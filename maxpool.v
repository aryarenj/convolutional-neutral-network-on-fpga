==> flow/design.v <==
`timescale 1ns / 1ps
module maxpool(
	input [4:0] stride,
	input  maxpool_enable, 
	output reg [18:0] address1 , write_address,
	output reg maxpool_done, patch_end,
	input clk ,
	input reset,
	input [9:0]  w1 ,h1,
	input [4:0] w2,h2,
	output reg [9:0] width, height
    );
reg  last_col;
reg [9:0]  mod1;
reg [18:0] v;
reg [4:0] h_count , v_count;
reg [5:0] kkk;
reg [5:0] h_box_count , v_box_count;
initial begin	
    maxpool_done = 0;
    h_count = 4'b0;
    v = 19'b0;
    v_count = 4'b0;
    h_box_count = 6'b0;
    v_box_count = 6'b0;
	 write_address = 19'b0;
	 address1 = 19'b0;
	 width = 0;
	 height =0;
end
always @(posedge clk)	begin		
	if (maxpool_enable) begin
		patch_end = 0;
		kkk = w1/w2;
		if (h_box_count == kkk	)	 last_col =1;	 
		if (last_col) begin	       
			mod1 = (address1 ) % w1;         
			if (mod1 == (w1-1) ) begin      
				h_count = 5'b00000;
				v = v + w1;	       
				v_count = v_count + 1;
			end else 	h_count = h_count + 1;
			if (v_count == h2) begin         
				h_box_count = 6'b000000;
				v_box_count = v_box_count + 1;
				h_count = 5'b00000;
				v = w1 * stride * v_box_count;
				patch_end = 1;
				v_count = 5'b00000;
				last_col =0 ;
			end		
		end 	
		else begin 
			h_count = h_count + 1;
			if (h_count == w2) begin
				h_count = 5'b00000;
				v = v + w1;        
				v_count = v_count + 1;
			end
			if (v_count == h2) begin
				h_box_count = h_box_count + 1;
				v_count = 5'b00000;
				h_count = 5'b00000;
				v = (v_box_count * w1  + h_box_count) * stride;
				patch_end = 1;		 
			end
		end
		address1 = v + h_count   ;      
		if (address1 == h1*w1 ) maxpool_done = 1;		 
		if (patch_end)	write_address	= write_address + 1;
	end
end
endmodule
From RTL to reports: maxpool
Tool output for the design above, in the order of the flow.
Line numbers count from 1 in the design file above.
The mark -- stands for no value.
Design
  top: maxpool
  clock: clk
  library: sky130hd
  timing corner: tt_025C_1v80

Word-level counts
Counts by Yosys on the flattened word-level netlist (proc, flatten, opt, wreduce; memories kept). Register bits leave out memories and registers merged into their read ports (data or address). Print and check cells are left out. Cells with the same type and inputs are merged into one.
Bit counts
  flip-flop bits (word level): 82
  elaborated cells: 69
  bits of input ports: 38
Cells by class
  equality and inequality tests: 7
  multipliers: 5
  div/mod/pow operators: 2
  add/subtract/negate cells: 9
  multiplexer cells: 31
  reductions and logical operators: 5
Operators by type and width (number)
  multiplier 10 x 10 -> 19 bit: 1
  modulo 19 x 10 -> 19 bit: 1
  multiplier 15 x 6 -> 19 bit: 1
  two-way mux 19 bit: 6
  multiplier 6 x 10 -> 16 bit: 1
  multiplier 17 x 5 -> 19 bit: 1
  multiplier 10 x 5 -> 15 bit: 1
  two-way mux 5 bit: 15
  divider 10 x 5 -> 10 bit: 1
  == test 10 x 32 -> 1 bit: 1
  adder 19 x 1 -> 19 bit with constant B: 1
  adder 19 x 10 -> 19 bit: 1
  == test 19 bit: 1
  adder 19 x 5 -> 19 bit: 1
  two-way mux 6 bit: 3
  adder 16 x 6 -> 17 bit: 1
  == test 5 bit: 3
  adder 6 x 1 -> 6 bit with constant B: 2
  subtractor 10 x 1 -> 11 bit with constant B: 1
  adder 5 x 1 -> 5 bit with constant B: 2
  two-way mux 1 bit: 7
  AND reduction 3 bit: 2
  == test 6 bit: 1
  AND reduction 2 bit: 2
  inequality test 2 x 1 -> 1 bit with constant B: 1
  nonzero test 2 bit: 1

Logic depth
Depth = most cells in a row (Yosys ltp): at word level without a register or memory, in the mapped netlist without a sequential cell, where the memories' decode and read muxes count.
Logic depth
  word-level depth: 13
  ABC_AREA: 0
  gate-level depth with buffers: 220
  depth with buffers taken out: 206

Synthesis result
The flow's flattened synthesis, as Yosys stat reports it; memories are mapped. The netlist is that of the ABC_AREA named above (0 if unset); the other value can give another one.
Cells by type (number)
  sky130_fd_sc_hd__ha_1: 372
  sky130_fd_sc_hd__fa_1: 219
  sky130_fd_sc_hd__edfxtp_1: 82
  sky130_fd_sc_hd__xnor2_1: 204
  sky130_fd_sc_hd__inv_1: 338
  sky130_fd_sc_hd__nand2_1: 322
  sky130_fd_sc_hd__and2_1: 191
  sky130_fd_sc_hd__a21oi_1: 184
  sky130_fd_sc_hd__o21a_1: 93
  sky130_fd_sc_hd__nor2_1: 185
  sky130_fd_sc_hd__xor2_1: 79
  sky130_fd_sc_hd__mux2_2: 51
  sky130_fd_sc_hd__o21ai_0: 112
  sky130_fd_sc_hd__nor3_1: 111
  sky130_fd_sc_hd__a21o_1: 64
  sky130_fd_sc_hd__mux2i_1: 46
  sky130_fd_sc_hd__clkbuf_1: 87
  sky130_fd_sc_hd__nand3_1: 58
Other cell types: 96; their cells: 559.
Mapped netlist
  area of sequential cells: 2462.4 sq um
  mapped flip-flops: 82
  buffers: 132
  synthesis area: 27615.2 sq um
  cell count: 3357

Timing after synthesis
Source: OpenSTA report_checks on the synthesized netlist (no wires, ideal clock, input and output delay 20% of the period each), path of least setup slack; recovery checks are left aside. Register names are those of the netlist, which keeps one name where synthesis merged equal registers.
Path post-synthesis
  kind: input port to flip-flop
  start: in w1[0]
  end: reg maxpool_done
  data arrival time: 52.977 ns
  stages: 209
  path buffers: 14
  data required time: 54.482 ns
  library setup time: 0.318 ns
  setup slack: 1.505 ns
  input delay: 10.960 ns
  path delay: 42.335 ns
  clock period: 54.8 ns
  period reached after synthesis: 53.295 ns
"path delay" = arrival - input delay + setup time.
"stages": output pins that drive a net of the path, with the launching flip-flop's if there is one; two outputs of one cell count as two.
"period reached after synthesis" is the clock period less the worst setup slack; recovery checks do not enter. This is arithmetic on one report: input and output delays are still those of the set period (20% each).
Between the ends, post-synthesis
  cell sequence: sky130_fd_sc_hd__clkbuf_1 sky130_fd_sc_hd__inv_1 sky130_fd_sc_hd__ha_1 sky130_fd_sc_hd__and4_1 sky130_fd_sc_hd__nor2_1 sky130_fd_sc_hd__ha_1 sky130_fd_sc_hd__o21a_1 sky130_fd_sc_hd__o211a_1 sky130_fd_sc_hd__o31ai_2 sky130_fd_sc_hd__ha_1 sky130_fd_sc_hd__a21oi_1 sky130_fd_sc_hd__o21a_1 sky130_fd_sc_hd__nor3_1 sky130_fd_sc_hd__or2_2 sky130_fd_sc_hd__ha_1 sky130_fd_sc_hd__o21a_1 sky130_fd_sc_hd__o311a_1 sky130_fd_sc_hd__o21a_1 [173 not listed] sky130_fd_sc_hd__o21ai_1 sky130_fd_sc_hd__nand2_1 sky130_fd_sc_hd__clkbuf_1 sky130_fd_sc_hd__nor2_1 sky130_fd_sc_hd__a21oi_1 sky130_fd_sc_hd__mux2i_1 sky130_fd_sc_hd__ha_1 sky130_fd_sc_hd__a21o_1 sky130_fd_sc_hd__a21oi_1 sky130_fd_sc_hd__nor2b_1 sky130_fd_sc_hd__o21ai_0 sky130_fd_sc_hd__nand2b_1 sky130_fd_sc_hd__and3_1 sky130_fd_sc_hd__xnor3_1 sky130_fd_sc_hd__nand2b_1 sky130_fd_sc_hd__or4_1 sky130_fd_sc_hd__or4_1 sky130_fd_sc_hd__nor4_2
  elaborated cells on any way between the ends: 35
  classes of those cells: add/sub (4); mul (5); div (2); eq/ne (5); mux (18); reduce/logical (1)
Ends and longest elaborated chain, post-synthesis
  start, declared: RTL line 9  | input [9:0] w1 ,h1,
  end, assigned: RTL line 69  | if (address1 == h1*w1 ) maxpool_done = 1;
  end, declared: RTL line 6  | output reg maxpool_done, patch_end,
Chain of elaborated cells between the ends: none given.

Worst path after layout
From the final timing report of entry A: the path of least setup slack in the routed layout; clock arrival at registers is part of the times.
Path after layout
  kind: input port to flip-flop
  start: in w1[0]
  end: reg maxpool_done
  clock period: 69.6 ns
  path buffers: 8
  setup slack: 8.31 ns
  data required time: 69.68 ns
  data arrival time: 61.37 ns
  input delay: 13.92 ns
  stages: 209
  library setup time: 0.31 ns
Between the ends, after layout
  cell sequence: sky130_fd_sc_hd__clkdlybuf4s50_1 sky130_fd_sc_hd__buf_6 sky130_fd_sc_hd__inv_1 sky130_fd_sc_hd__ha_1 sky130_fd_sc_hd__and4_1 sky130_fd_sc_hd__nor2_1 sky130_fd_sc_hd__ha_1 sky130_fd_sc_hd__o21a_1 sky130_fd_sc_hd__o211a_1 sky130_fd_sc_hd__o31ai_2 sky130_fd_sc_hd__ha_1 sky130_fd_sc_hd__a21oi_1 sky130_fd_sc_hd__o21a_1 sky130_fd_sc_hd__nor3_1 sky130_fd_sc_hd__or2_2 sky130_fd_sc_hd__ha_1 sky130_fd_sc_hd__o21a_1 sky130_fd_sc_hd__o311a_1 [173 not listed] sky130_fd_sc_hd__a21boi_0 sky130_fd_sc_hd__nor2_1 sky130_fd_sc_hd__nor3_1 sky130_fd_sc_hd__nor3_1 sky130_fd_sc_hd__a21oi_1 sky130_fd_sc_hd__ha_1 sky130_fd_sc_hd__inv_1 sky130_fd_sc_hd__fa_1 sky130_fd_sc_hd__nor2b_1 sky130_fd_sc_hd__o21ai_0 sky130_fd_sc_hd__nand2b_1 sky130_fd_sc_hd__a21o_1 sky130_fd_sc_hd__and4_1 sky130_fd_sc_hd__xor2_1 sky130_fd_sc_hd__xnor2_1 sky130_fd_sc_hd__or4_1 sky130_fd_sc_hd__or4_1 sky130_fd_sc_hd__nor4_2
  elaborated cells on any way between the ends: 35
  classes of those cells: add/sub (4); mul (5); div (2); eq/ne (5); mux (18); reduce/logical (1)
Ends and longest elaborated chain, after layout
  start, declared: RTL line 9  | input [9:0] w1 ,h1,
  end, assigned: RTL line 69  | if (address1 == h1*w1 ) maxpool_done = 1;
  end, declared: RTL line 6  | output reg maxpool_done, patch_end,
Chain of elaborated cells between the ends: none given.

--- measured runs ---
Record of 2 stored runs of the RTL-to-layout flow on maxpool, platform sky130hd. The runs are unordered. Constraints: input delay and output delay 20% of the set period each, output load 0.01 pF.
By "achieved clock period (ns)" is meant the clock period of the run minus its worst setup slack. This is arithmetic on one report: input and output delays are still those of the set period (20% each).
"worst setup path time (ns)" = time allowed to the worst setup path (clock period - input delay - output delay, where it has them) - its slack; a late launch clock adds to it, a late capture clock takes from it.

Flow files of entry A
==> flow/run.sh <==
#!/bin/bash
# the make line also repeats the synthesis and layout settings of config.mk as NAME=value (left out here)
make -C /OpenROAD-flow-scripts/flow DESIGN_CONFIG=/design/flow/config.mk WORK_HOME=/design/flow/orfs CLKGATE_MAP_FILE= finish
==> flow/config.mk <==
export PLATFORM = sky130hd
export DESIGN_NAME = maxpool
export DESIGN_NICKNAME = maxpool
export VERILOG_FILES = /design/flow/design.v
export SDC_FILE = /design/flow/constraint.sdc
export NUM_CORES = 4
export LEC_CHECK = 0
export CAP_MARGIN = 20
export CORE_ASPECT_RATIO = 1.98
export CORE_MARGIN = 5
export CORE_UTILIZATION = 24
export CTS_CLUSTER_SIZE = 11
export GPL_ROUTABILITY_DRIVEN = 0
export MAX_ROUTING_LAYER = met4
export PLACE_DENSITY = 0.57
export SETUP_SLACK_MARGIN = 5.0
export SLEW_MARGIN = 20
==> flow/constraint.sdc <==
create_clock -name core_clock -period 69.6 [get_ports {clk}]
set_input_delay 13.9200 -clock core_clock [delete_from_list [all_inputs] [get_ports {clk}]]
set_output_delay 13.9200 -clock core_clock [all_outputs]
set_load 0.01 [all_outputs]

report of entry A
yosys chip area after synthesis (um^2): 27615.2
finish__design__die__area: 122346.0
finish__design__instance__area__stdcell: 30485.5
finish__design__instance__utilization: 0.2662
finish__timing__setup__ws: 8.308
finish__timing__setup__tns: 0.000
finish__timing__hold__ws: 0.599
achieved clock period (ns): 61.292
worst setup path time (ns): 47.37
worst setup path kind: input port to flip-flop

Flow files of entry B
==> flow/run.sh <==
#!/bin/bash
# the make line also repeats the synthesis and layout settings of config.mk as NAME=value (left out here)
make -C /OpenROAD-flow-scripts/flow DESIGN_CONFIG=/design/flow/config.mk WORK_HOME=/design/flow/orfs CLKGATE_MAP_FILE= finish
==> flow/config.mk <==
export PLATFORM = sky130hd
export DESIGN_NAME = maxpool
export DESIGN_NICKNAME = maxpool
export VERILOG_FILES = /design/flow/design.v
export SDC_FILE = /design/flow/constraint.sdc
export NUM_CORES = 4
export LEC_CHECK = 0
export CAP_MARGIN = 20
export CORE_MARGIN = 2
export CORE_UTILIZATION = 40
export SLEW_MARGIN = 20
==> flow/constraint.sdc <==
create_clock -name core_clock -period 110.0 [get_ports {clk}]
set_input_delay 22.0000 -clock core_clock [delete_from_list [all_inputs] [get_ports {clk}]]
set_output_delay 22.0000 -clock core_clock [all_outputs]
set_load 0.01 [all_outputs]

report of entry B
yosys chip area after synthesis (um^2): 27615.2
finish__design__die__area: 71155.6
finish__design__instance__area__stdcell: 29478.3
finish__design__instance__utilization: 0.4306
finish__timing__setup__ws: 38.044
finish__timing__setup__tns: 0.000
finish__timing__hold__ws: 0.590
achieved clock period (ns): 71.956
worst setup path time (ns): 49.96
worst setup path kind: input port to flip-flop
--- end ---
