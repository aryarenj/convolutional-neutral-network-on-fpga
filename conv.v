==> flow/design.v <==
`timescale 1ns / 1ps
module conv (
input [4:0] stride,
input  conv_enable, 
output reg [18:0] address1 , address2, write_address,
output reg end_reach, full_conv_end, dot_sum_end,
input clk,
input reset,
input [9:0] w1 ,h1,w2,h2,
output reg [9:0] width, height
  );
reg [9:0] H1_index_outer , V1_index_outer ;
reg [5:0]	v1_index_inner , h1_index_inner ;
reg dot_sum_start ;
initial begin
	H1_index_outer=0;
	V1_index_outer =0;
	v1_index_inner =0;
	h1_index_inner =0;
	address1 = 0; 
	address2 = 0;
	write_address =0;
	end_reach=0;
	dot_sum_end=0;
	dot_sum_start = 1;
	full_conv_end = 0;
end
always @ (posedge clk) begin	 
		if (conv_enable) begin
				if (dot_sum_start) begin
						v1_index_inner = 0;
						h1_index_inner = 0;
						dot_sum_start = 0;
						dot_sum_end =0;
				end	
				if (!full_conv_end) begin
					address1 = address1 + 2'b01;
					h1_index_inner = h1_index_inner + 2'b01 ;
					if (h1_index_inner == w2) begin			 
						v1_index_inner = v1_index_inner + 1;
						h1_index_inner = 6'b0;								
						address1 = (v1_index_inner + V1_index_outer )* w1 + H1_index_outer;
					end	
					if (v1_index_inner == h2) begin			 
						H1_index_outer = H1_index_outer + stride;
						address1 = V1_index_outer * w1 + H1_index_outer ;
						dot_sum_start = 1;
						dot_sum_end =1;
						v1_index_inner = 6'b0;
					end
					if ((H1_index_outer + w2) > w1	) begin		 
						width = H1_index_outer;
						dot_sum_start = 1;
						V1_index_outer = V1_index_outer + stride;
						H1_index_outer = 10'b0000000000;
						address1 = V1_index_outer * w1;
					end
					if (address1 == h1*w1 ) 		full_conv_end = 1;		 
					if ((address1 + 1) == h1*w1 ) 		height = V1_index_outer + 1;
					address2 = v1_index_inner*w2 + h1_index_inner;
					if (dot_sum_start)	write_address	= write_address + 1;
				end
		end
    end
endmodule 
==> Reports on conv <==
The steps from the RTL of conv to its reports follow in flow order.
Lines are those of the file above, counted from 1.
{ "setup": {"design": "conv", "clk_port": "clk", "library": "sky130hd", "pvt_corner": "tt_025C_1v80"} }

==> Word level <==
Source: Yosys, flattened and elaborated, memories not mapped. Widths are those after wreduce. Registers that Yosys merges into a memory's read port (data or address) are not register bits. Print and check cells do not count.
{ "bits": {"ff_bits": 112, "input_bits": 48, "out_inout_bits": 80, "wordCells": 75} }
{ "op_classes": {"addsub": 13, "multipliers": 6, "n_cmp": 1, "equal": 4, "muxes": 34, "bitwise": 1, "reduce_and_logical": 4} }
{ "op_table": {"columns": ["cell", "count"], "rows": [
  ["10-bit by 10-bit multiplier with 19-bit output", 3],
  ["10-bit by 10-bit multiplier with 20-bit output", 1],
  ["11-bit by 10-bit multiplier with 19-bit output", 1],
  ["6-bit by 10-bit multiplier with 16-bit output", 1],
  ["19-bit two-way mux", 5],
  ["6-bit two-way mux", 15],
  ["10-bit two-way mux", 6],
  ["19-bit by 1-bit adder with 19-bit output (second input constant)", 2],
  ["19-bit by 10-bit adder with 19-bit output", 2],
  ["10-bit by 5-bit adder with 10-bit output", 2],
  ["19-bit by 1-bit adder with 20-bit output (second input constant)", 1],
  ["20-bit == test", 1],
  ["6-bit by 10-bit == test with 1-bit output", 2],
  ["19-bit == test", 1],
  ["16-bit by 6-bit adder with 17-bit output", 1],
  ["6-bit by 1-bit adder with 6-bit output (second input constant)", 2],
  ["6-bit by 10-bit adder with 11-bit output", 1],
  ["10-bit by 1-bit adder with 10-bit output (second input constant)", 1],
  ["10-bit adder", 1],
  ["10-bit greater-than comparator", 1],
  ["3-bit AND reduction", 3],
  ["1-bit two-way mux", 8],
  ["2-bit AND reduction", 1],
  ["1-bit inverter", 1]
]} }

==> Logic depth <==
Depth = most cells in a row (Yosys ltp): at word level without a register or memory, in the mapped netlist without a sequential cell, where the memories' decode and read muxes count.
{ "logic_depth": {"depth_word": 19, "ABC_AREA": 0, "depth_mapped": 46, "mapped_depth_nobuf": 37} }

==> After synthesis <==
The flow's flattened synthesis, as Yosys stat reports it; memories are mapped. The netlist is that of the ABC_AREA named above (0 if unset); the other value can give another one.
Totals and module areas in this step are rounded.
{ "by_type": {"columns": ["cell", "count", "type_area_um2"], "rows": [
  ["sky130_fd_sc_hd__fa_1", 313, 6266.01],
  ["sky130_fd_sc_hd__ha_1", 296, 3.7E+03],
  ["sky130_fd_sc_hd__edfxtp_1", 110, 3.3E+03],
  ["sky130_fd_sc_hd__inv_1", 431, 1.62E+03],
  ["sky130_fd_sc_hd__and2_1", 248, 1.55E+03],
  ["sky130_fd_sc_hd__xnor2_1", 134, 1.17E+03],
  ["sky130_fd_sc_hd__nand2_1", 309, 1.16E+03],
  ["sky130_fd_sc_hd__xor2_1", 74, 648.122],
  ["sky130_fd_sc_hd__nor2_1", 104, 390.374],
  ["sky130_fd_sc_hd__a21oi_1", 75, 375.36],
  ["sky130_fd_sc_hd__clkbuf_1", 78, 292.781],
  ["sky130_fd_sc_hd__o21ai_0", 57, 285.274],
  ["sky130_fd_sc_hd__nand3_1", 49, 245.235],
  ["sky130_fd_sc_hd__nor2b_1", 27, 168.912],
  ["sky130_fd_sc_hd__nor3_1", 32, 160.154],
  ["sky130_fd_sc_hd__mux2i_1", 15, 150.144],
  ["sky130_fd_sc_hd__a21o_1", 18, 135.13],
  ["sky130_fd_sc_hd__o211ai_1", 18, 135.13]
]} }
Not listed: further types 71, cells in them 283.
{ "synth_totals": {"stdcells": 2671, "mapped_area_um2": 24000, "sequential_area_um2": 3300, "ffs": 110, "n_buf": 96} }

==> Path before layout <==
OpenSTA on the mapped netlist: ideal clock, no wires. The path of least setup slack (recovery checks aside). Input and output delay are each 20% of the period. Register names are those of the netlist, which keeps one name where synthesis merged equal registers.
{ "synth_path": {"path_kind": "input -> register", "start": "in w2[2]", "end": "reg height[0]", "clock_period_ns": 12.6, "in_delay_ns": 2.520, "setup_ns": 0.345, "t_first_pin_ns": 2.520, "arrival_ns": 10.720, "required_time_ns": 12.255, "slack_ns": 1.535, "delay_ns": 8.545, "stages": 35, "path_buffers": 6, "period_less_setup_slack_ns": 11.065} }
"delay_ns" is the arrival time less input delay plus setup time.
"stages": output pins that drive a net of the path, with the launching flip-flop's if there is one; two outputs of one cell count as two.
"period_less_setup_slack_ns" is the clock period less the worst setup slack; recovery checks do not enter. This is arithmetic on one report: input and output delays are still those of the set period (20% each).
The rows between start and end are the longest chain of elaborated cells between them; the timing report does not say that the signal goes this way. Where chains are equally long, one stands for them.
A line is the first line of the expression or statement that the cell stems from. Yosys adds cells for indexed reads and writes and turns some case tables into memories.
The path ends at the enable pin of a flip-flop; only ways to that pin are counted.
{ "synth_between": {"path_cell_list": "sky130_fd_sc_hd__xnor3_1 -> sky130_fd_sc_hd__nand4_1 -> sky130_fd_sc_hd__nand4b_2 -> sky130_fd_sc_hd__nor4_4 -> sky130_fd_sc_hd__o21a_4 -> sky130_fd_sc_hd__buf_8 -> sky130_fd_sc_hd__buf_6 -> sky130_fd_sc_hd__buf_2 -> sky130_fd_sc_hd__buf_1 -> sky130_fd_sc_hd__mux2i_1 -> sky130_fd_sc_hd__inv_1 -> sky130_fd_sc_hd__ha_1 -> sky130_fd_sc_hd__a21o_1 -> sky130_fd_sc_hd__a21oi_1 -> sky130_fd_sc_hd__o21ai_0 -> sky130_fd_sc_hd__a21oi_1 -> sky130_fd_sc_hd__o21bai_1 -> sky130_fd_sc_hd__a21oi_1 -> sky130_fd_sc_hd__o21bai_1 -> sky130_fd_sc_hd__a21oi_1 -> sky130_fd_sc_hd__xnor2_1 -> sky130_fd_sc_hd__ha_1 -> sky130_fd_sc_hd__a2111o_1 -> sky130_fd_sc_hd__or2_2 -> sky130_fd_sc_hd__o21ai_1 -> sky130_fd_sc_hd__clkbuf_1 -> sky130_fd_sc_hd__buf_1 -> sky130_fd_sc_hd__mux2_2 -> sky130_fd_sc_hd__ha_1 -> sky130_fd_sc_hd__xor2_1 -> sky130_fd_sc_hd__or3_1 -> sky130_fd_sc_hd__a2111o_1 -> sky130_fd_sc_hd__nor4_1 -> sky130_fd_sc_hd__o2111a_1 -> sky130_fd_sc_hd__o221a_1", "elab_chain_len": 16, "cells_between": 18, "cone_lines": 6, "classes_between": "2 x add/sub; 1 x compare; 3 x eq/ne; 11 x mux; 1 x reduce/logical"} }
{ "synth_lines": {"columns": ["item", "line", "text"], "rows": [
  ["from (decl)", 9, "input [9:0] w1 ,h1,w2,h2,"],
  ["6-bit by 10-bit == test with 1-bit output", 39, "if (h1_index_inner == w2) begin"],
  ["6-bit two-way mux", 39, null],
  ["6-bit two-way mux", 36, "if (!full_conv_end) begin"],
  ["6-bit two-way mux", 29, "if (conv_enable) begin"],
  ["6-bit by 10-bit == test with 1-bit output", 44, "if (v1_index_inner == h2) begin"],
  ["10-bit two-way mux", 44, null],
  ["10-bit two-way mux", 36, null],
  ["[2 not listed]", null, null],
  ["10-bit greater-than comparator", 51, "if ((H1_index_outer + w2) > w1 ) begin"],
  ["19-bit two-way mux", 51, null],
  ["19-bit two-way mux", 36, null],
  ["19-bit two-way mux", 29, null],
  ["19-bit by 1-bit adder with 20-bit output", 59, "if ((address1 + 1) == h1*w1 ) height = V1_index_outer + 1;"],
  ["20-bit == test", 59, null],
  ["3-bit AND reduction", null, null],
  ["to (assign)", 59, null],
  ["to (decl)", 10, "output reg [9:0] width, height"]
]} }

==> Timing after layout <==
Path of least setup slack in the final report of run B (OpenROAD, finished layout, wires in). Where an end is a register, its clock arrival counts in the times.
{ "layout_path": {"path_kind": "input -> register", "start": "in w2[6]", "end": "reg height[3]", "clock_period_ns": 21.7, "in_delay_ns": 4.34, "setup_ns": 0.36, "t_first_pin_ns": 4.34, "arrival_ns": 14.33, "required_time_ns": 21.73, "slack_ns": 7.40, "stages": 31, "path_buffers": 2} }
The rows between start and end are the longest chain of elaborated cells between them; the timing report does not say that the signal goes this way. Where chains are equally long, one stands for them.
The path ends at the enable pin of a flip-flop; only ways to that pin are counted.
{ "layout_between": {"path_cell_list": "sky130_fd_sc_hd__clkdlybuf4s50_1 -> sky130_fd_sc_hd__nor4_1 -> sky130_fd_sc_hd__nand4_1 -> sky130_fd_sc_hd__nand4b_2 -> sky130_fd_sc_hd__nor4_4 -> sky130_fd_sc_hd__o21a_4 -> sky130_fd_sc_hd__mux2i_1 -> sky130_fd_sc_hd__inv_1 -> sky130_fd_sc_hd__ha_1 -> sky130_fd_sc_hd__a21o_1 -> sky130_fd_sc_hd__a21oi_1 -> sky130_fd_sc_hd__o21ai_0 -> sky130_fd_sc_hd__a21oi_1 -> sky130_fd_sc_hd__o21bai_1 -> sky130_fd_sc_hd__a21oi_1 -> sky130_fd_sc_hd__o21bai_1 -> sky130_fd_sc_hd__a21oi_1 -> sky130_fd_sc_hd__xnor2_1 -> sky130_fd_sc_hd__ha_1 -> sky130_fd_sc_hd__a2111o_1 -> sky130_fd_sc_hd__or2_2 -> sky130_fd_sc_hd__o21ai_2 -> sky130_fd_sc_hd__buf_4 -> sky130_fd_sc_hd__mux2_2 -> sky130_fd_sc_hd__ha_1 -> sky130_fd_sc_hd__xor2_1 -> sky130_fd_sc_hd__or3_1 -> sky130_fd_sc_hd__a2111o_1 -> sky130_fd_sc_hd__nor4_1 -> sky130_fd_sc_hd__o2111a_1 -> sky130_fd_sc_hd__o221a_1", "elab_chain_len": 16, "cells_between": 18, "cone_lines": 6, "classes_between": "2 x add/sub; 1 x compare; 3 x eq/ne; 11 x mux; 1 x reduce/logical"} }
{ "layout_lines": {"columns": ["item", "line", "text"], "rows": [
  ["from (decl)", 9, "input [9:0] w1 ,h1,w2,h2,"],
  ["6-bit by 10-bit == test with 1-bit output", 39, "if (h1_index_inner == w2) begin"],
  ["6-bit two-way mux", 39, null],
  ["6-bit two-way mux", 36, "if (!full_conv_end) begin"],
  ["6-bit two-way mux", 29, "if (conv_enable) begin"],
  ["6-bit by 10-bit == test with 1-bit output", 44, "if (v1_index_inner == h2) begin"],
  ["10-bit two-way mux", 44, null],
  ["10-bit two-way mux", 36, null],
  ["[2 not listed]", null, null],
  ["10-bit greater-than comparator", 51, "if ((H1_index_outer + w2) > w1 ) begin"],
  ["19-bit two-way mux", 51, null],
  ["19-bit two-way mux", 36, null],
  ["19-bit two-way mux", 29, null],
  ["19-bit by 1-bit adder with 20-bit output", 59, "if ((address1 + 1) == h1*w1 ) height = V1_index_outer + 1;"],
  ["20-bit == test", 59, null],
  ["3-bit AND reduction", null, null],
  ["to (assign)", 59, null],
  ["to (decl)", 10, "output reg [9:0] width, height"]
]} }

FLOW RESULTS
============

Measured data: module conv, platform sky130hd, 2 stored runs of the flow under differing settings, order arbitrary. Input and output delays are each 20% of the period that was set; the output load is 0.01 pF.
"achievedPeriod_ns" means the clock period less the worst setup slack. The figure is calculated, with input and output delays left at 20% of the set period.
By "worst_setup_path_time_ns" is meant the share of the clock period that the worst setup path is allowed (20% is reserved at inputs, 20% at outputs), minus its slack. Clock arrival times at its registers enter into it.
The measured numbers are rounded.
[
  {
    "run": "run A",
    "settings": { "period_ns": 12.1, "CORE_UTILIZATION": 67, "SETUP_SLACK_MARGIN": 2.48, "PLACE_DENSITY_LB_ADDON": 0.29, "CELL_PAD_IN_SITES_DETAIL_PLACEMENT": 2, "TNS_END_PERCENT": 75, "CTS_CLUSTER_SIZE": 88, "MIN_ROUTING_LAYER": "met2", "MAX_ROUTING_LAYER": "met4", "CAP_MARGIN": 20, "CORE_MARGIN": 2, "SLEW_MARGIN": 20 },
    "outcome": "incomplete, placement halted on DPL-0033"
  },
  {
    "run": "run B",
    "settings": { "period_ns": 21.7, "CAP_MARGIN": 20, "CORE_MARGIN": 2, "CORE_UTILIZATION": 40, "SLEW_MARGIN": 20 },
    "results": { "die_footprint_um2": 62000, "timing.hold.ws_ns": 0.599, "layout_utilization_frac": 0.446, "synth_chip_area_um2": 24000, "tns_setup_ns": 0.000, "achievedPeriod_ns": 14.301, "final_setup_ws_ns": 7.40, "post_route_stdcell_area_um2": 26300, "worst_setup_path_time_ns": 9.96, "timing.worst_path_kind": "input -> register" }
  }
]
