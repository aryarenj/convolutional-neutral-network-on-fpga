==> flow/design.v <==
`timescale 1ns / 1ps
module maxpool_new(
	input [4:0] stride,
	input  maxpool_enable, 
	output reg [18:0] address1 , write_address,
	output reg maxpool_done, patch_end,
	input clk ,
	input reset,
	input [9:0]  w1 ,h1,
	input [4:0] w2,h2,
	output reg [9:0] width, height
    );
reg [9:0] H1_index_outer , V1_index_outer ;
reg [5:0]	v1_index_inner , h1_index_inner ;
reg patch_begin ;
initial begin
	H1_index_outer=0;
	V1_index_outer =0;
	v1_index_inner =0;
	h1_index_inner =0;
	address1 = 0; 
	write_address =0;
	patch_begin =1;
	patch_end = 0;
	maxpool_done = 0;
end
always @ (posedge clk) begin	 
		if (maxpool_enable) begin
				if (patch_begin) begin
						v1_index_inner = 0;
						h1_index_inner = 0;
						patch_end = 0;
						patch_begin = 0;
				end	
				if (!maxpool_done) begin
					address1 = address1 + 2'b01;
					h1_index_inner = h1_index_inner + 2'b01 ;
					if (h1_index_inner == w2) begin			 
						v1_index_inner = v1_index_inner + 1;
						h1_index_inner = 6'b0;								
						address1 = (v1_index_inner + V1_index_outer )* w1 + H1_index_outer;
					end	
					if (v1_index_inner == h2) begin			 
						H1_index_outer = H1_index_outer + stride;
						address1 = V1_index_outer * w1 + H1_index_outer ;
						patch_end = 1;
						patch_begin =1;
						v1_index_inner = 6'b0;
					end
					if ((H1_index_outer + w2) > w1	) begin		 
						width = H1_index_outer/w2;
						patch_begin = 1;
						V1_index_outer = V1_index_outer + stride;
						H1_index_outer = 10'b0000000000;
						address1 = V1_index_outer * w1;
					end
					if (address1 == h1*w1 ) 		maxpool_done = 1;		 
					if (maxpool_done)   height = V1_index_outer/h2 ;
					if (patch_begin)	write_address	= write_address + 1;
				end
		end
    end
endmodule 
=== From RTL to reports: maxpool_new ===
What the tools print for maxpool_new, step after step.
Line numbers count from 1 in the design file above.
Operators carry their Yosys type and port widths (W data, S select, Z words).
Cell names lack the library's common part.
The mark -- stands for no value.

* Design top: maxpool_new
* Clock port: clk
* Cell library: sky130hd
* Timing corner: tt_025C_1v80

=== Elaborated design ===
Counts by Yosys on the flattened word-level netlist (proc, flatten, opt, wreduce; memories kept). Register bits leave out memories and registers merged into their read ports (data or address). Print and check cells are left out. Cells with the same type and inputs are merged into one.

* Word-level cells: 68
* Register bits: 93
* Memory bits (writable): 0
* Memory cells: 0
* Clocked read ports x word width: 0
* Bits in latches: 0
* Input bits: 38
* Output and inout port bits: 60
* Bits in read-only memories: 0

* Multiplexer cells: 32
* Equality and inequality tests: 3
* Multiply operators: 4
* Bitwise operators: 1
* Add/sub/neg operators: 10
* Divide/modulo/power cells: 2
* Shifts and indexed selects: 0
* Reductions and logical operators: 4
* Magnitude comparators: 1

{| class="wikitable"
|+ Operator list
! kind !! number
|-
| $mul A10 B10 Y19 || 3
|-
| $mul A11 B10 Y19 || 1
|-
| $div A10 B5 Y10 || 2
|-
| $mux W19 || 5
|-
| $mux W6 || 11
|-
| $mux W10 || 6
|-
| $add A19 B1 Y19 const B || 2
|-
| $add A19 B10 Y19 || 2
|-
| $add A10 B5 Y10 || 3
|-
| $eq A19 B19 Y1 || 1
|-
| $add A6 B1 Y6 const B || 2
|-
| $eq A6 B5 Y1 || 2
|-
| $add A6 B10 Y11 || 1
|-
| $gt A10 B10 Y1 || 1
|-
| $mux W1 || 10
|-
| $reduce_and A3 Y1 || 3
|-
| $reduce_and A2 Y1 || 1
|-
| $not A1 Y1 || 1
|}

=== Logic depth ===
Longest topological path by Yosys (ltp), each cell counted once; first at word level (registers and memories cut), then after technology mapping (sequential cells cut; the memories' decode and read muxes count).

* Depth in word-level cells: 21
* ABC_AREA: 0
* Gate-level depth with buffers: 119
* Gate-level depth less buffers: 105

=== Mapped cells and area ===
Yosys stat after the flow's synthesis: flattened, memories mapped to cells. It holds for the ABC_AREA given above (unset counts as 0); a run with the other value may have another netlist.
Totals and module areas in this step are rounded.

* Cell area after synthesis: 23940 sq um
* Cells in the netlist: 2785
* Mapped flip-flops: 93
* Sequential part of the area: 2793 sq um

{| class="wikitable"
|+ Cells by type
! type !! number
|-
| fa_1 || 276
|-
| ha_1 || 329
|-
| edfxtp_1 || 93
|-
| inv_1 || 404
|-
| and2_1 || 209
|-
| xnor2_1 || 141
|-
| nand2_1 || 298
|-
| nor2_1 || 154
|-
| a21oi_1 || 104
|-
| xor2_1 || 51
|-
| o21a_1 || 59
|-
| o21ai_0 || 87
|-
| nor3_1 || 75
|-
| clkbuf_1 || 87
|-
| a21o_1 || 35
|-
| mux2i_1 || 22
|-
| nand2b_1 || 28
|-
| nand3_1 || 35
|}

Not listed: further types 71, cells in them 298.

=== Path before layout ===
OpenSTA on the mapped netlist: ideal clock, no wires. The path of least setup slack (recovery checks aside). Input and output delay are each 20% of the period. Register names are those of the netlist, which keeps one name where synthesis merged equal registers.

* Path type: input -> register
* Start: input port w2[3]
* End: register height[0]
* Setup time: 0.259 ns
* Delay of the path: 20.584 ns
* Data required time: 56.841 ns
* Clock period: 57.1 ns
* Driving pins on the path: 110
* Arrival: 31.745 ns
* Time at the first pin: 11.420 ns
* Path slack: 25.096 ns
* Period reached after synthesis: 32.004 ns

"delay of the path" is the arrival time less input delay plus setup time.
"driving pins on the path": output pins that drive a net of the path, with the launching flip-flop's if there is one; two outputs of one cell count as two.
"period reached after synthesis" is the clock period less the worst setup slack; recovery checks do not enter. This is arithmetic on one report: input and output delays are still those of the set period (20% each).
The rows between start and end are the longest chain of elaborated cells between them; the timing report does not say that the signal goes this way. Where chains are equally long, one stands for them.
Each line given opens the expression or statement behind the cell; cells for indexed reads and writes are added by Yosys, which also makes memories of some case tables.
Ways into the end's enable are left out, as the timed path ends at the data pin.

* Path through: nor3b_1 > o21ai_1 > o211ai_2 > and3_1 > buf_6 > mux2i_4 > nand3_2 > buf_1 > clkbuf_1 > clkbuf_1 > clkbuf_1 > mux2i_1 > inv_1 > ha_1 > a21o_1 > a21oi_1 > o21ai_0 > a21oi_1 > (+74 left out) > ha_1 > o21a_1 > o21a_1 > o21ai_0 > nand2b_1 > a21oi_1 > nand2_1 > a2111oi_0 > nand2b_1 > clkbuf_1 > mux2_1 > ha_1 > nor2b_1 > o21ai_0 > nand2b_1 > a21oi_1 > nand4_1 > a211o_1
* Cells in the longest elaborated chain: 14
* Elaborated cells on any way between the ends: 14
* Classes of those cells: add/sub: 1; div: 1; compare: 1; eq/ne: 2; mux: 9

{| class="wikitable"
|+ RTL lines, path after synthesis
! element !! RTL line !! source
|-
| start: declaration || 10 || <nowiki>input [4:0] w2,h2,</nowiki>
|-
| $eq A6 B5 Y1 || 38 || <nowiki>if (h1_index_inner == w2) begin</nowiki>
|-
| $mux W6 || 38 ||
|-
| $mux W6 || 35 || <nowiki>if (!maxpool_done) begin</nowiki>
|-
| $mux W6 || 28 || <nowiki>if (maxpool_enable) begin</nowiki>
|-
| $eq A6 B5 Y1 || 43 || <nowiki>if (v1_index_inner == h2) begin</nowiki>
|-
| $mux W10 || 43 ||
|-
| $mux W10 || 35 ||
|-
| $mux W10 || 28 ||
|-
| $add A10 B5 Y10 || 50 || <nowiki>if ((H1_index_outer + w2) > w1 ) begin</nowiki>
|-
| $gt A10 B10 Y1 || 50 ||
|-
| $mux W10 || 50 ||
|-
| $mux W10 || 35 ||
|-
| $mux W10 || 28 ||
|-
| $div A10 B5 Y10 || 58 || <nowiki>if (maxpool_done) height = V1_index_outer/h2 ;</nowiki>
|-
| end: assignment || 58 ||
|-
| end: declaration || 11 || <nowiki>output reg [9:0] width, height</nowiki>
|}

=== Timing after layout ===
Path of least setup slack in the final report of run 1 (OpenROAD, finished layout, wires in). Where an end is a register, its clock arrival counts in the times.

* Path type: input -> register
* Start: input port w2[4]
* End: register height[0]
* Data required time: 32.13 ns
* Path slack: 4.44 ns
* Setup time: 0.24 ns
* Clock period: 32.0 ns
* Time at the first pin: 6.40 ns
* Driving pins on the path: 95
* Arrival: 27.70 ns

The rows between start and end are the longest chain of elaborated cells between them; the timing report does not say that the signal goes this way. Where chains are equally long, one stands for them.
Ways into the end's enable are left out, as the timed path ends at the data pin.

* Path through: clkdlybuf4s50_1 > clkinvlp_4 > xnor2_4 > and3_1 > mux2i_4 > and3_1 > buf_4 > mux2i_4 > inv_1 > ha_1 > a21oi_1 > o21ai_0 > a21oi_1 > nor3_1 > xnor2_1 > ha_1 > a21o_1 > a21o_1 > (+59 left out) > a21oi_2 > ha_1 > o21a_1 > o21a_1 > o21ai_0 > nand2b_1 > a21oi_1 > nand2_1 > a2111oi_2 > nand2b_1 > mux2_1 > ha_1 > nor2b_1 > o21ai_0 > nand2b_1 > a21oi_1 > nand4_1 > a211o_1
* Cells in the longest elaborated chain: 14
* Elaborated cells on any way between the ends: 14
* Classes of those cells: add/sub: 1; div: 1; compare: 1; eq/ne: 2; mux: 9

{| class="wikitable"
|+ RTL lines, path after layout
! element !! RTL line !! source
|-
| start: declaration || 10 || <nowiki>input [4:0] w2,h2,</nowiki>
|-
| $eq A6 B5 Y1 || 38 || <nowiki>if (h1_index_inner == w2) begin</nowiki>
|-
| $mux W6 || 38 ||
|-
| $mux W6 || 35 || <nowiki>if (!maxpool_done) begin</nowiki>
|-
| $mux W6 || 28 || <nowiki>if (maxpool_enable) begin</nowiki>
|-
| $eq A6 B5 Y1 || 43 || <nowiki>if (v1_index_inner == h2) begin</nowiki>
|-
| $mux W10 || 43 ||
|-
| $mux W10 || 35 ||
|-
| $mux W10 || 28 ||
|-
| $add A10 B5 Y10 || 50 || <nowiki>if ((H1_index_outer + w2) > w1 ) begin</nowiki>
|-
| $gt A10 B10 Y1 || 50 ||
|-
| $mux W10 || 50 ||
|-
| $mux W10 || 35 ||
|-
| $mux W10 || 28 ||
|-
| $div A10 B5 Y10 || 58 || <nowiki>if (maxpool_done) height = V1_index_outer/h2 ;</nowiki>
|-
| end: assignment || 58 ||
|-
| end: declaration || 11 || <nowiki>output reg [9:0] width, height</nowiki>
|}

## Implementation results

Module maxpool_new, platform sky130hd: 2 stored runs of the flow (Yosys, OpenROAD) with differing settings, in no particular order. Input and output delays are each 20% of the period that was set; the output load is 0.01 pF.
"achieved clock period" means the clock period less the worst setup slack. The figure is calculated, with input and output delays left at 20% of the set period.
"worst setup path time" means the part of the period allowed to the worst setup path (the constraints hold back 20% at inputs and 20% at outputs) less its slack; where the path has registers, the arrival times of their clocks count too.
The measured numbers are rounded.

Run 1
==> flow/run.sh <==
#!/bin/bash
# the make line also repeats the synthesis and layout settings of config.mk as NAME=value (left out here)
make -C /OpenROAD-flow-scripts/flow DESIGN_CONFIG=/design/flow/config.mk WORK_HOME=/design/flow/orfs CLKGATE_MAP_FILE= finish
==> flow/config.mk <==
export PLATFORM = sky130hd
export DESIGN_NAME = maxpool_new
export DESIGN_NICKNAME = maxpool_new
export VERILOG_FILES = /design/flow/design.v
export SDC_FILE = /design/flow/constraint.sdc
export NUM_CORES = 4
export LEC_CHECK = 0
export ABC_AREA = 0
export CAP_MARGIN = 35
export CORE_ASPECT_RATIO = 1.02
export CORE_MARGIN = 2
export CORE_UTILIZATION = 68
export GPL_ROUTABILITY_DRIVEN = 0
export PLACE_DENSITY_LB_ADDON = 0.16
export SETUP_SLACK_MARGIN = 3.16
export SLEW_MARGIN = 20
export TNS_END_PERCENT = 90
==> flow/constraint.sdc <==
create_clock -name core_clock -period 32.0 [get_ports {clk}]
set_input_delay 6.4000 -clock core_clock [delete_from_list [all_inputs] [get_ports {clk}]]
set_output_delay 6.4000 -clock core_clock [all_outputs]
set_load 0.01 [all_outputs]

==> results of run 1 <==
chip area after synthesis (Yosys): 23940 sq um
die area: 36720 sq um
utilization: 74.4 %
worst setup slack after layout: 4.436 ns
total negative slack: 0.000 ns
worst hold slack: 0.571 ns
achieved clock period: 27.564 ns
worst setup path time: 21.16 ns
worst setup path kind: input -> register

Run 2
==> flow/run.sh <==
#!/bin/bash
# the make line also repeats the synthesis and layout settings of config.mk as NAME=value (left out here)
make -C /OpenROAD-flow-scripts/flow DESIGN_CONFIG=/design/flow/config.mk WORK_HOME=/design/flow/orfs CLKGATE_MAP_FILE= finish
==> flow/config.mk <==
export PLATFORM = sky130hd
export DESIGN_NAME = maxpool_new
export DESIGN_NICKNAME = maxpool_new
export VERILOG_FILES = /design/flow/design.v
export SDC_FILE = /design/flow/constraint.sdc
export NUM_CORES = 4
export LEC_CHECK = 0
export CAP_MARGIN = 20
export CORE_MARGIN = 2
export CORE_UTILIZATION = 69
export CTS_CLUSTER_DIAMETER = 42
export CTS_CLUSTER_SIZE = 60
export GPL_ROUTABILITY_DRIVEN = 0
export MAX_ROUTING_LAYER = met5
export PLACE_DENSITY_LB_ADDON = 0.02
export SETUP_SLACK_MARGIN = 0.53
export SLEW_MARGIN = 10
export TNS_END_PERCENT = 40
==> flow/constraint.sdc <==
create_clock -name core_clock -period 39.3 [get_ports {clk}]
set_input_delay 7.8600 -clock core_clock [delete_from_list [all_inputs] [get_ports {clk}]]
set_output_delay 7.8600 -clock core_clock [all_outputs]
set_load 0.01 [all_outputs]

==> results of run 2 <==
chip area after synthesis (Yosys): 23940 sq um
die area: 36200 sq um
utilization: 74.6 %
worst setup slack after layout: 8.475 ns
total negative slack: 0.000 ns
worst hold slack: 0.573 ns
achieved clock period: 30.825 ns
worst setup path time: 22.96 ns
worst setup path kind: input -> register
